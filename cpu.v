==> flow/design.v <==
module alu(
    input [31:0] input1,
    input [31:0] input2,
    input [3:0] alucon,
    output reg zero_,
    output reg [31:0] out
    );
    always @ (*) begin
        case (alucon)
            4'b0000 : out <= input1 + input2;  
            4'b1000 : out <= input1 - input2;  
            4'b0001 : out <= input1 << input2;  
            4'b0101 : out <= input1 >> input2;  
            4'b0010 : out <= $signed(input1) < $signed(input2);  
            4'b0011 : out <= input1 < input2;  
            4'b0100 : out <= input1 ^ input2;  
            4'b0110 : out <= input1 | input2;  
            4'b0111 : out <= input1 & input2;  
            4'b1101 : out <= $signed(input1) >>> input2;  
            default : out <= 32'b0;
        endcase
        if(out == 0) begin
            zero_ <= 1'b1;                
        end else begin
            zero_ <= 1'b0;
        end
    end 
endmodule
module alucontrol(
    input [1:0] aluop,
    input [6:0] funct7,
    input [2:0] funct3,
    input [31:0] idata,
    output reg [3:0] alucon
    );
    always @ (*) begin
        alucon <= 4'b1010;  
        if (aluop == 2'b00) begin  
            alucon <= 4'b0000;  
        end
        if (aluop == 2'b01) begin  
            case (funct3)
            3'b000: alucon<=4'b1000;  
            3'b001: alucon<=4'b1000;
            3'b100: alucon<=4'b0010;  
            3'b101: alucon<=4'b0010;
            3'b110: alucon<=4'b0011;  
            3'b111: alucon<=4'b0011;
            endcase   
        end
        if (aluop == 2'b10) begin  
            if (idata[6:0] == 7'b0010011 && (funct3 != 3'b001) && (funct3 != 3'b101) ) begin
                alucon[2:0] <= funct3[2:0];
                alucon[3] <= idata[5];
            end
            else begin
                alucon[2:0] <= funct3[2:0];
                alucon[3] <= funct7[5];
            end
        end
    end
endmodule
module control(
    input [31:0] idata,  
    output reg [1:0] aluop,  
    output reg regwrite,  
    output reg [1:0] alusrc,  
    output reg memtoreg, 
    output reg branch, 
    output reg jump 
    );
    always @ (*) begin
        memtoreg <= (idata[6:0] == 7'b0000011);  
        case(idata[6:0])
            7'b1100011: aluop <= 2'b01;  
            7'b0010011: aluop <= 2'b10;  
            7'b0110011: aluop <= 2'b10;  
            default: aluop <= 2'b00;
        endcase
        case(idata[6:0])
            7'b0010111: alusrc <= 2'b11;  
            7'b0100011: alusrc <= 2'b01;  
            7'b0000011: alusrc <= 2'b01;
            7'b0010011: alusrc <= 2'b01;
            7'b0110111: alusrc <= 2'b01;  
            default: alusrc <= 2'b00;
        endcase
        case(idata[6:0])
            7'b0110011: regwrite<= 1'b1;
            7'b0000011: regwrite<= 1'b1;
            7'b0010011: regwrite<= 1'b1;
            7'b1101111: regwrite<= 1'b1;
            7'b1100111: regwrite<= 1'b1;
            7'b0010111: regwrite<= 1'b1;
            7'b0110111: regwrite<= 1'b1;
            default: regwrite<= 1'b0;
        endcase
        case(idata[6:0])
            7'b1100011: branch<= 1'b1;
            default: branch<= 1'b0;
        endcase
        case(idata[6:0])
            7'b1100111: jump<= 1'b1;
            7'b1101111: jump<= 1'b1;
            default: jump<= 1'b0;
        endcase
    end
endmodule
module cpu (
    input clk,  
    input reset,  
    output [31:0] iaddr,  
    input [31:0] idata,  
    output [31:0] daddr,  
    input [31:0] drdata,  
    output [31:0] dwdata,  
    output [3:0] dwe  
);
    reg [31:0] iaddr;
    reg [31:0] dwdata;
    reg [3:0]  dwe;
    wire [1:0] alusrc;
    wire [1:0] aluop;
    wire memtoreg;
    wire branch;
    wire jump;
    wire regwrite;
    wire [3:0] alucon;    
    wire [31:0] immgen;
    wire zero;
    wire [31:0] aluout;
    reg [31:0] drdataload;
    wire [31:0] rv1;
    wire [31:0] rv2;
    wire [31:0] rv1_r;
    wire [31:0] PC_branch;
    assign PC_branch = iaddr + immgen;
    wire [31:0] JALR_pc;
    assign JALR_pc = immgen+rv1_r;
    always @(posedge clk) begin
        if (reset) begin
            iaddr <= 0;  
        end else begin 
            iaddr <= iaddr + 4;  
            if(branch) begin
                if( (idata[14:12] == 3'b000 ||idata[14:12] == 3'b101 ||idata[14:12] == 3'b111) && (zero==1'b1) ) begin  
                    iaddr <= PC_branch;
                end
                if( (idata[14:12] == 3'b001 ||idata[14:12] == 3'b100 ||idata[14:12] == 3'b110) && (zero==1'b0) ) begin  
                    iaddr <= PC_branch;
                end           
            end
            if(jump) begin
                if( idata[6:0]== 7'b1100111 ) begin  
                    iaddr <= {JALR_pc[31:1], 1'b0};
                end
                if( idata[6:0]== 7'b1101111 ) begin  
                    iaddr <= PC_branch;
                end           
            end
        end
    end
    control CONTROL(
        .idata(idata),
        .alusrc(alusrc),
        .aluop(aluop),
        .memtoreg(memtoreg),
        .branch(branch),
        .jump(jump),
        .regwrite(regwrite)
    );
    alucontrol ALUCONTROL(
        .aluop(aluop),
        .funct7(idata[31:25]),
        .funct3(idata[14:12]),
        .idata(idata),
        .alucon(alucon)
    );
    immgen IMMGEN(
        .idata(idata),
        .imm(immgen)
    );
    assign rv1 = ((idata[6:0] == 7'b1101111) || (idata[6:0] == 7'b1100111)) ? iaddr+4 : (alusrc[1]) ? iaddr : rv1_r; 
    alu ALU(
        .input1(rv1), 
        .input2((alusrc[0]) ? immgen : rv2), 
        .alucon(alucon),
        .zero_(zero),
        .out(aluout)   
    ); 
    registers REGISTERS(
        .rs1( ((idata[6:0] == 7'b1101111) || (idata[6:0] == 7'b0010111) || (idata[6:0] == 7'b0110111)) ? 5'b0 : idata[19:15]),  
        .rs2( ((idata[6:0] == 7'b1101111) || (idata[6:0] == 7'b0010111) || (idata[6:0] == 7'b0110111)  || (idata[6:0] == 7'b1100111)) ? 5'b0 : idata[24:20]),  
        .rd( (idata[6:0] == 7'b1100011) ? 5'b0 : idata[11:7]),  
        .wdata((memtoreg) ? drdataload : aluout),  
        .regwrite(regwrite),
        .clk(clk),
        .rv1(rv1_r),
        .rv2(rv2)
    );
    assign daddr= aluout;
    always @(idata,daddr) begin
        if (idata[6:0] == 7'b0000011) begin  
            case(idata[14:12]) 
                3'b000: begin  
                    case(daddr[1:0])
                        2'b00: 
                            drdataload <= $signed(drdata[7:0]);
                        2'b01: 
                            drdataload <= $signed(drdata[15:8]);
                        2'b10: 
                            drdataload <= $signed(drdata[23:16]);
                        2'b11: 
                            drdataload <= $signed(drdata[31:24]);
                        default: 
                            drdataload <= 32'b0;
                    endcase
                end
                3'b001: begin  
                    case(daddr[1:0])
                        2'b00: 
                            drdataload <= $signed(drdata[15:0]);
                        2'b10: 
                            drdataload <= $signed(drdata[31:16]);
                        default: 
                            drdataload <= 32'b0;
                    endcase
                end
                3'b010: 
                    drdataload <= drdata;  
                3'b100: begin  
                    case(daddr[1:0])
                        2'b00: 
                            drdataload <= drdata[7:0];
                        2'b01: 
                            drdataload <= drdata[15:8];
                        2'b10: 
                            drdataload <= drdata[23:16];
                        2'b11: 
                            drdataload <= drdata[31:24];
                        default: 
                            drdataload <= 32'b0;
                    endcase
                end
                3'b101: begin  
                    case(daddr[1:0])
                        2'b00: 
                            drdataload <= drdata[15:0];
                        2'b10: 
                            drdataload <= drdata[31:16];
                        default: 
                            drdataload <= 32'b0;
                    endcase
                end
                default: 
                    drdataload <= 32'b0;
            endcase
        end
        else drdataload <= 32'b0;
        if (idata[6:0] == 7'b0100011) begin  
            dwdata <= (rv2 << daddr[1:0] *8);
            case(idata[14:12])
                3'b000: begin  
                    case(daddr[1:0])
                        2'b00: 
                            dwe <= 4'b0001;
                        2'b01: 
                            dwe <= 4'b0010;
                        2'b10: 
                            dwe <= 4'b0100;
                        2'b11: 
                            dwe <= 4'b1000;
                        default: 
                            dwe <= 4'b0000;
                    endcase
                end
                3'b001: begin  
                    case(daddr[1:0])
                        2'b00: 
                            dwe <= 4'b0011;
                        2'b10: 
                            dwe <= 4'b1100;
                        default: 
                            dwe <= 4'b0000;
                    endcase
                end
                3'b010: begin  
                    case(daddr[1:0])
                        2'b00: 
                            dwe <= 4'b1111;
                        default: 
                            dwe <= 4'b0000;
                    endcase
                end
                default: 
                    dwe <= 4'b0000;
            endcase
        end
        else 
            dwe <= 4'b0000;
            dwdata <= rv2;
    end
endmodule
module immgen(
    input [31:0] idata,
    output reg [31:0] imm
    );
    always @ (*) begin
        case (idata[6:0])
            7'b0110111,  
            7'b0010111:  
                imm <= {idata[31:12], 12'd0};
            7'b1101111:  
                imm <= {{12{idata[31]}}, idata[19:12], idata[20], idata[30:21], 1'b0};
            7'b1100011:  
                imm <= {{20{idata[31]}}, idata[7], idata[30:25], idata[11:8], 1'b0};  
            7'b0100011:  
                imm <= {{20{idata[31]}}, idata[31:25], idata[11:7]};
            7'b1100111:  
                imm <= {{20{idata[31]}},idata[31:20]};
            7'b0000011:  
                case (idata[14:12])
                    3'b000,  
                    3'b001,
                    3'b010,
                    3'b100,
                    3'b101:
                        imm <= {{20{idata[31]}},idata[31:20]};
                    default:
                        imm <= 32'b0;
                endcase
            7'b0010011:  
                case (idata[14:12])
                    3'b000,  
                    3'b010,
                    3'b011,
                    3'b100,
                    3'b110,
                    3'b111:
                        imm <= {{20{idata[31]}},idata[31:20]};
                    3'b001,  
                    3'b101:
                        imm <= {{27{1'b0}},idata[24:20]};
                    default:
                        imm <= 32'b0;
                endcase
            default:  
                imm <= 32'b0;
        endcase
    end
endmodule
module registers(
    input [4:0] rs1,
    input [4:0] rs2,
    input [4:0] rd,
    input [31:0] wdata,
    input regwrite,
    input clk,
    output [31:0] rv1,
    output [31:0] rv2
    );
    reg [31:0] register[31:0];
    integer i;
    initial begin
        for (i=0;i<32;i=i+1)
            register[i] = 32'b0;
    end
    always @ (posedge clk) begin
        if (regwrite == 1'b1) begin
            if (rd != 5'b0) begin  
                register[rd] <= wdata;
            end
        end
    end
    assign rv1 = register[rs1];
    assign rv2 = register[rs2];
endmodule
Reports on cpu:

What the tools print for cpu, step after step.
Line numbers count from 1 in the design file above.
Not given: -

* top: cpu
* clock port: clk
* cell library: sky130hd
* timing corner: tt_025C_1v80

After elaboration:

Yosys after proc, flatten, opt, wreduce and memory -nomap, before mapping. Enables and synchronous resets that opt folds into registers are not counted as muxes. Memory bits, and registers merged into a memory's read port (data or address), are not among the register bits. Print and check cells are not counted.
Memory sizes are those after Yosys's memory passes, which may raise the word count (mostly to a power of two), join words into wider ones and drop unused or constant bits.

* register bits: 32
* bits in writable memories: 1024
* memories kept: 1
* input bits: 66
* output and inout port bits: 100
* elaborated cells: 126

Memories
* REGISTERS.register: words 32, bits a word 32, rd ports 2, wr ports 1, RTL line 362 `reg [31:0] register[31:0];`

* add/subtract/negate cells: 5
* magnitude comparators: 2
* equal/unequal tests: 32
* shifts and indexed selects: 3
* multiplexer cells: 48
* bitwise gates (word level): 4
* reduce/logical cells: 30

Operator list (count)
* 2-to-1 mux 32 bit: 13
* parallel mux 32 bit (select 10 bit): 1
* parallel mux 32 bit (select 4 bit): 2
* parallel mux 32 bit (select 7 bit): 1
* parallel mux 32 bit (select 5 bit): 1
* parallel mux 32 bit (select 2 bit): 2
* adder 32 bit: 3
* < comparator 32 bit: 2
* adder 32 x 3 -> 32 bit (second input constant): 1
* subtractor 32 bit: 1
* AND 32 bit: 1
* OR 32 bit: 1
* bitwise XOR 32 bit: 1
* left shift 32 x 32 -> 32 bit: 1
* right shift 32 x 32 -> 32 bit: 1
* >>> shifter 32 x 32 -> 32 bit: 1
* zero test 32 bit: 1
* parallel mux 16 bit (select 2 bit): 1
* 2-to-1 mux 5 bit: 5
* equality test 7 x 6 -> 1 bit (second input constant): 3
* equality test 7 bit (second input constant): 3
* equality test 4 x 3 -> 1 bit (second input constant): 4
* parallel mux 4 bit (select 4 bit): 1
* OR reduction 2 bit: 7
* equality test 7 x 5 -> 1 bit (second input constant): 2
* equality test 3 bit (second input constant): 4
* parallel mux 4 bit (select 3 bit): 1
* 2-to-1 mux 1 bit: 10

Not listed: further kinds 28, cells in them 49.

Logic depth:

Depth = most cells in a row (Yosys ltp): at word level without a register or memory, in the mapped netlist without a sequential cell, where the memories' decode and read muxes count.

* word-level depth: 19
* ABC_AREA: 0
* depth in mapped cells: 40

Mapped cells and area:

Source: synth_stat.txt of the flow (Yosys; design flattened, memories mapped). It holds for the ABC_AREA given above (unset counts as 0); a run with the other value may have another netlist.
Totals and module areas in this step are rounded.

* cell count: 6288
* mapped area: 68100 um2
* sequential part of the area: 31400 um2
* mapped flip-flops: 1056
* buffers: 497

Cells by type
* sky130_fd_sc_hd__edfxtp_1: count 1024, area in all 3.07E+04 um2
* sky130_fd_sc_hd__mux4_2: count 196, area in all 4.41E+03 um2
* sky130_fd_sc_hd__mux2i_1: count 357, area in all 3.57E+03 um2
* sky130_fd_sc_hd__ha_1: count 159, area in all 1.99E+03 um2
* sky130_fd_sc_hd__a21oi_1: count 391, area in all 1.96E+03 um2
* sky130_fd_sc_hd__nor2_1: count 455, area in all 1.71E+03 um2
* sky130_fd_sc_hd__o21ai_0: count 304, area in all 1.52E+03 um2
* sky130_fd_sc_hd__nand2_1: count 403, area in all 1.51E+03 um2
* sky130_fd_sc_hd__mux2_2: count 102, area in all 1.15E+03 um2
* sky130_fd_sc_hd__o22ai_1: count 174, area in all 1.09E+03 um2
* sky130_fd_sc_hd__nor3_1: count 212, area in all 1.06E+03 um2
* sky130_fd_sc_hd__a211oi_1: count 139, area in all 1.04E+03 um2
* sky130_fd_sc_hd__buf_2: count 184, area in all 920.883 um2
* sky130_fd_sc_hd__clkbuf_1: count 214, area in all 803.27 um2
* sky130_fd_sc_hd__nand3_1: count 156, area in all 780.749 um2
* sky130_fd_sc_hd__inv_1: count 205, area in all 769.488 um2
* sky130_fd_sc_hd__dfxtp_1: count 32, area in all 640.614 um2
* sky130_fd_sc_hd__a221oi_1: count 71, area in all 621.846 um2

Other cell types: 97; their cells: 1510.
The figures by module come from a second, unflattened synthesis with its own total; it is not the netlist above.

* cell total of the unflattened synthesis: 6007
* area (unflattened synthesis): 67200 um2

Rows give one instance, submodules left out.

By module
* registers: times used 1, cells 3386, area 48800 um2, seq. area 30700 um2
* alu: times used 1, cells 1479, area 10300 um2, seq. area 0.0 um2
* cpu: times used 1, cells 1035, area 7320 um2, seq. area 641 um2
* immgen: times used 1, cells 81, area 586 um2, seq. area 0.0 um2
* control: times used 1, cells 14, area 116 um2, seq. area 0.0 um2
* alucontrol: times used 1, cells 12, area 98.8 um2, seq. area 0.0 um2

Path before layout:

Source: OpenSTA report_checks on the synthesized netlist (no wires, ideal clock, input and output delay 20% of the period each), path of least setup slack; recovery checks are left aside. Register names are those of the netlist, which keeps one name where synthesis merged equal registers.

* path kind: input-to-output
* start: input idata[20]
* end: output dwe[1]
* clock period: 14.4 ns
* external input delay: 2.880 ns
* output delay: 2.880 ns
* arrival time: 9.233 ns
* required time: 11.520 ns
* path slack: 2.287 ns
* delay of the path: 6.353 ns
* stages: 33
* path buffers: 11
* synthesis period reached: 12.113 ns

"delay of the path" = arrival - input delay + setup time.
A path that ends at an output port has no setup time.
"stages": output pins that drive a net of the path, with the launching flip-flop's if there is one; two outputs of one cell count as two.
"synthesis period reached" is the clock period less the worst setup slack; recovery checks do not enter. This is arithmetic on one report: input and output delays are still those of the set period (20% each).
Between the ends stands the longest chain of elaborated cells between them, by number of cells; it is not shown to be the way that was timed. Of several equally long chains one is given.
A line is the first line of the expression or statement that the cell stems from. Yosys adds cells for indexed reads and writes and turns some case tables into memories.
A memory read counts as a cell of the chain, while the word-level depth stops at memories.

* path through: sky130_fd_sc_hd__buf_2 > sky130_fd_sc_hd__buf_4 > sky130_fd_sc_hd__buf_2 > sky130_fd_sc_hd__buf_2 > sky130_fd_sc_hd__buf_2 > sky130_fd_sc_hd__buf_2 > sky130_fd_sc_hd__mux4_2 > sky130_fd_sc_hd__and3_1 > sky130_fd_sc_hd__o221a_2 > sky130_fd_sc_hd__a21oi_1 > sky130_fd_sc_hd__inv_1 > sky130_fd_sc_hd__buf_2 > sky130_fd_sc_hd__buf_2 > sky130_fd_sc_hd__buf_2 > sky130_fd_sc_hd__buf_2 > sky130_fd_sc_hd__fa_1 > sky130_fd_sc_hd__nand2b_1 > sky130_fd_sc_hd__a21oi_1 > sky130_fd_sc_hd__o21ai_0 > sky130_fd_sc_hd__a21oi_1 > sky130_fd_sc_hd__a211oi_1 > sky130_fd_sc_hd__or3_1 > sky130_fd_sc_hd__a21oi_1 > sky130_fd_sc_hd__a21oi_1 > sky130_fd_sc_hd__a211o_1 > sky130_fd_sc_hd__o21bai_1 > sky130_fd_sc_hd__a21o_1 > sky130_fd_sc_hd__a21oi_1 > sky130_fd_sc_hd__nand4b_2 > sky130_fd_sc_hd__buf_1 > sky130_fd_sc_hd__nor2_1 > sky130_fd_sc_hd__a21oi_1 > sky130_fd_sc_hd__nor3_1
* length of the longest elaborated chain: 9
* elaborated cells on any way between the ends: 26
* classes of those cells: add/sub: 2; compare: 2; eq/ne: 3; shift: 3; mux: 11; logic: 3; reduce/logical: 1; memory: 1

RTL lines, path after synthesis
* start, declared: RTL line 113 `input [31:0] idata,`
* 2-to-1 mux 5 bit: RTL line 193 `.rs2( ((idata[6:0] == 7'b1101111) || (idata[6:0] == 7'b0010111) || (idata[6:0] == 7'b0110111)  || (idata[6:0] ...`
* memory read (32 x 32 bit): RTL line 362 `reg [31:0] register[31:0];`
* 2-to-1 mux 32 bit: RTL line 186 `.input2((alusrc[0]) ? immgen : rv2),`
* < comparator 32 bit: RTL line 15 `4'b0011 : out <= input1 < input2;`
* parallel mux 32 bit (select 10 bit): RTL line 9 `case (alucon)`
* zero test 2 bit: RTL line 288 `case(daddr[1:0])`
* 2-to-1 mux 4 bit: RTL line 288
* parallel mux 4 bit (select 3 bit): RTL line 262 `case(idata[14:12])`
* 2-to-1 mux 4 bit: RTL line 260 `if (idata[6:0] == 7'b0100011) begin`
* end, declared: RTL line 117 `output [3:0] dwe`

Some nets on the timed path still bear RTL names; the line given drives or declares the net.

Nets with RTL names, path after synthesis (RTL line)
* daddr[0]: 9

Timing after layout:

From the final timing report of run B: the path of least setup slack in the routed layout; clock arrival at registers is part of the times.

* path kind: input-to-output
* start: input idata[20]
* end: output dwe[2]
* clock period: 11.3 ns
* external input delay: 2.26 ns
* output delay: 2.26 ns
* arrival time: 9.34 ns
* required time: 9.04 ns
* path slack: -0.30 ns
* stages: 20
* path buffers: 5

Between the ends stands the longest chain of elaborated cells between them, by number of cells; it is not shown to be the way that was timed. Of several equally long chains one is given.
A memory read counts as a cell of the chain, while the word-level depth stops at memories.

* path through: sky130_fd_sc_hd__buf_8 > sky130_fd_sc_hd__nand2b_1 > sky130_fd_sc_hd__or3_1 > sky130_fd_sc_hd__o2111ai_1 > sky130_fd_sc_hd__o32ai_1 > sky130_fd_sc_hd__buf_4 > sky130_fd_sc_hd__a21oi_1 > sky130_fd_sc_hd__a41oi_1 > sky130_fd_sc_hd__nor2_1 > sky130_fd_sc_hd__and4_1 > sky130_fd_sc_hd__nand2_1 > sky130_fd_sc_hd__buf_4 > sky130_fd_sc_hd__nor2_1 > sky130_fd_sc_hd__o22ai_1 > sky130_fd_sc_hd__o221ai_1 > sky130_fd_sc_hd__nand3_1 > sky130_fd_sc_hd__buf_4 > sky130_fd_sc_hd__mux2_2 > sky130_fd_sc_hd__nor3_1 > sky130_fd_sc_hd__clkdlybuf4s50_1
* length of the longest elaborated chain: 9
* elaborated cells on any way between the ends: 26
* classes of those cells: add/sub: 2; compare: 2; eq/ne: 3; shift: 3; mux: 11; logic: 3; reduce/logical: 1; memory: 1

RTL lines, path after layout
* start, declared: RTL line 113 `input [31:0] idata,`
* 2-to-1 mux 5 bit: RTL line 193 `.rs2( ((idata[6:0] == 7'b1101111) || (idata[6:0] == 7'b0010111) || (idata[6:0] == 7'b0110111)  || (idata[6:0] ...`
* memory read (32 x 32 bit): RTL line 362 `reg [31:0] register[31:0];`
* 2-to-1 mux 32 bit: RTL line 186 `.input2((alusrc[0]) ? immgen : rv2),`
* < comparator 32 bit: RTL line 15 `4'b0011 : out <= input1 < input2;`
* parallel mux 32 bit (select 10 bit): RTL line 9 `case (alucon)`
* zero test 2 bit: RTL line 288 `case(daddr[1:0])`
* 2-to-1 mux 4 bit: RTL line 288
* parallel mux 4 bit (select 3 bit): RTL line 262 `case(idata[14:12])`
* 2-to-1 mux 4 bit: RTL line 260 `if (idata[6:0] == 7'b0100011) begin`
* end, declared: RTL line 117 `output [3:0] dwe`

Data sheet: physical implementation of cpu

cpu through Yosys and OpenROAD on sky130hd: 2 stored runs, unordered, with their settings and measured results. The constraints put input and output delay at 20% of the set period each and load the outputs with 0.01 pF.
"period achieved" = clock period - worst setup slack. The figure is calculated, with input and output delays left at 20% of the set period.
"allowed time less slack (worst setup path)" means the part of the period allowed to the worst setup path (the constraints hold back 20% at inputs and 20% at outputs) less its slack; where the path has registers, the arrival times of their clocks count too.
"total power of the final layout" is the tool's figure for a default switching activity; nothing was simulated.
Measured values are rounded.

### Run A

==> flow/run.sh <==
#!/bin/bash
# the make line also repeats the synthesis and layout settings of config.mk as NAME=value (left out here)
make -C /OpenROAD-flow-scripts/flow DESIGN_CONFIG=/design/flow/config.mk WORK_HOME=/design/flow/orfs CLKGATE_MAP_FILE= finish
==> flow/config.mk <==
export PLATFORM = sky130hd
export DESIGN_NAME = cpu
export DESIGN_NICKNAME = cpu
export VERILOG_FILES = /design/flow/design.v
export SDC_FILE = /design/flow/constraint.sdc
export NUM_CORES = 4
export LEC_CHECK = 0
export CAP_MARGIN = 35
export CELL_PAD_IN_SITES_DETAIL_PLACEMENT = 2
export CELL_PAD_IN_SITES_GLOBAL_PLACEMENT = 0
export CORE_MARGIN = 2
export CORE_UTILIZATION = 51
export CTS_CLUSTER_SIZE = 77
export PLACE_DENSITY = 0.66
export SETUP_SLACK_MARGIN = 0.9
export SLEW_MARGIN = 15
export TNS_END_PERCENT = 30
==> flow/constraint.sdc <==
create_clock -name core_clock -period 6.29 [get_ports {clk}]
set_input_delay 1.2580 -clock core_clock [delete_from_list [all_inputs] [get_ports {clk}]]
set_output_delay 1.2580 -clock core_clock [all_outputs]
set_load 0.01 [all_outputs]

Outcome of run A: no results, placement failed with DPL-0033

### Run B

==> flow/run.sh <==
#!/bin/bash
# the make line also repeats the synthesis and layout settings of config.mk as NAME=value (left out here)
make -C /OpenROAD-flow-scripts/flow DESIGN_CONFIG=/design/flow/config.mk WORK_HOME=/design/flow/orfs CLKGATE_MAP_FILE= finish
==> flow/config.mk <==
export PLATFORM = sky130hd
export DESIGN_NAME = cpu
export DESIGN_NICKNAME = cpu
export VERILOG_FILES = /design/flow/design.v
export SDC_FILE = /design/flow/constraint.sdc
export NUM_CORES = 4
export LEC_CHECK = 0
export CAP_MARGIN = 20
export CORE_MARGIN = 2
export CORE_UTILIZATION = 55
export SLEW_MARGIN = 20
==> flow/constraint.sdc <==
create_clock -name core_clock -period 11.3 [get_ports {clk}]
set_input_delay 2.2600 -clock core_clock [delete_from_list [all_inputs] [get_ports {clk}]]
set_output_delay 2.2600 -clock core_clock [all_outputs]
set_load 0.01 [all_outputs]

Results of run B:
- Netlist area reported by Yosys: 68100 um2
- Full die area: 127000 um2
- Area of the standard cells in the finished layout: 83300 um2
- Final design utilization: 67.6 %
- Smallest setup slack: -0.296 ns
- Post-route setup TNS: -0.585 ns
- Post-route worst hold slack: 0.767 ns
- Total power of the final layout: 13.8 mW
- Period achieved: 11.596 ns
- Allowed time less slack (worst setup path): 7.08 ns
- Critical path kind: input-to-output
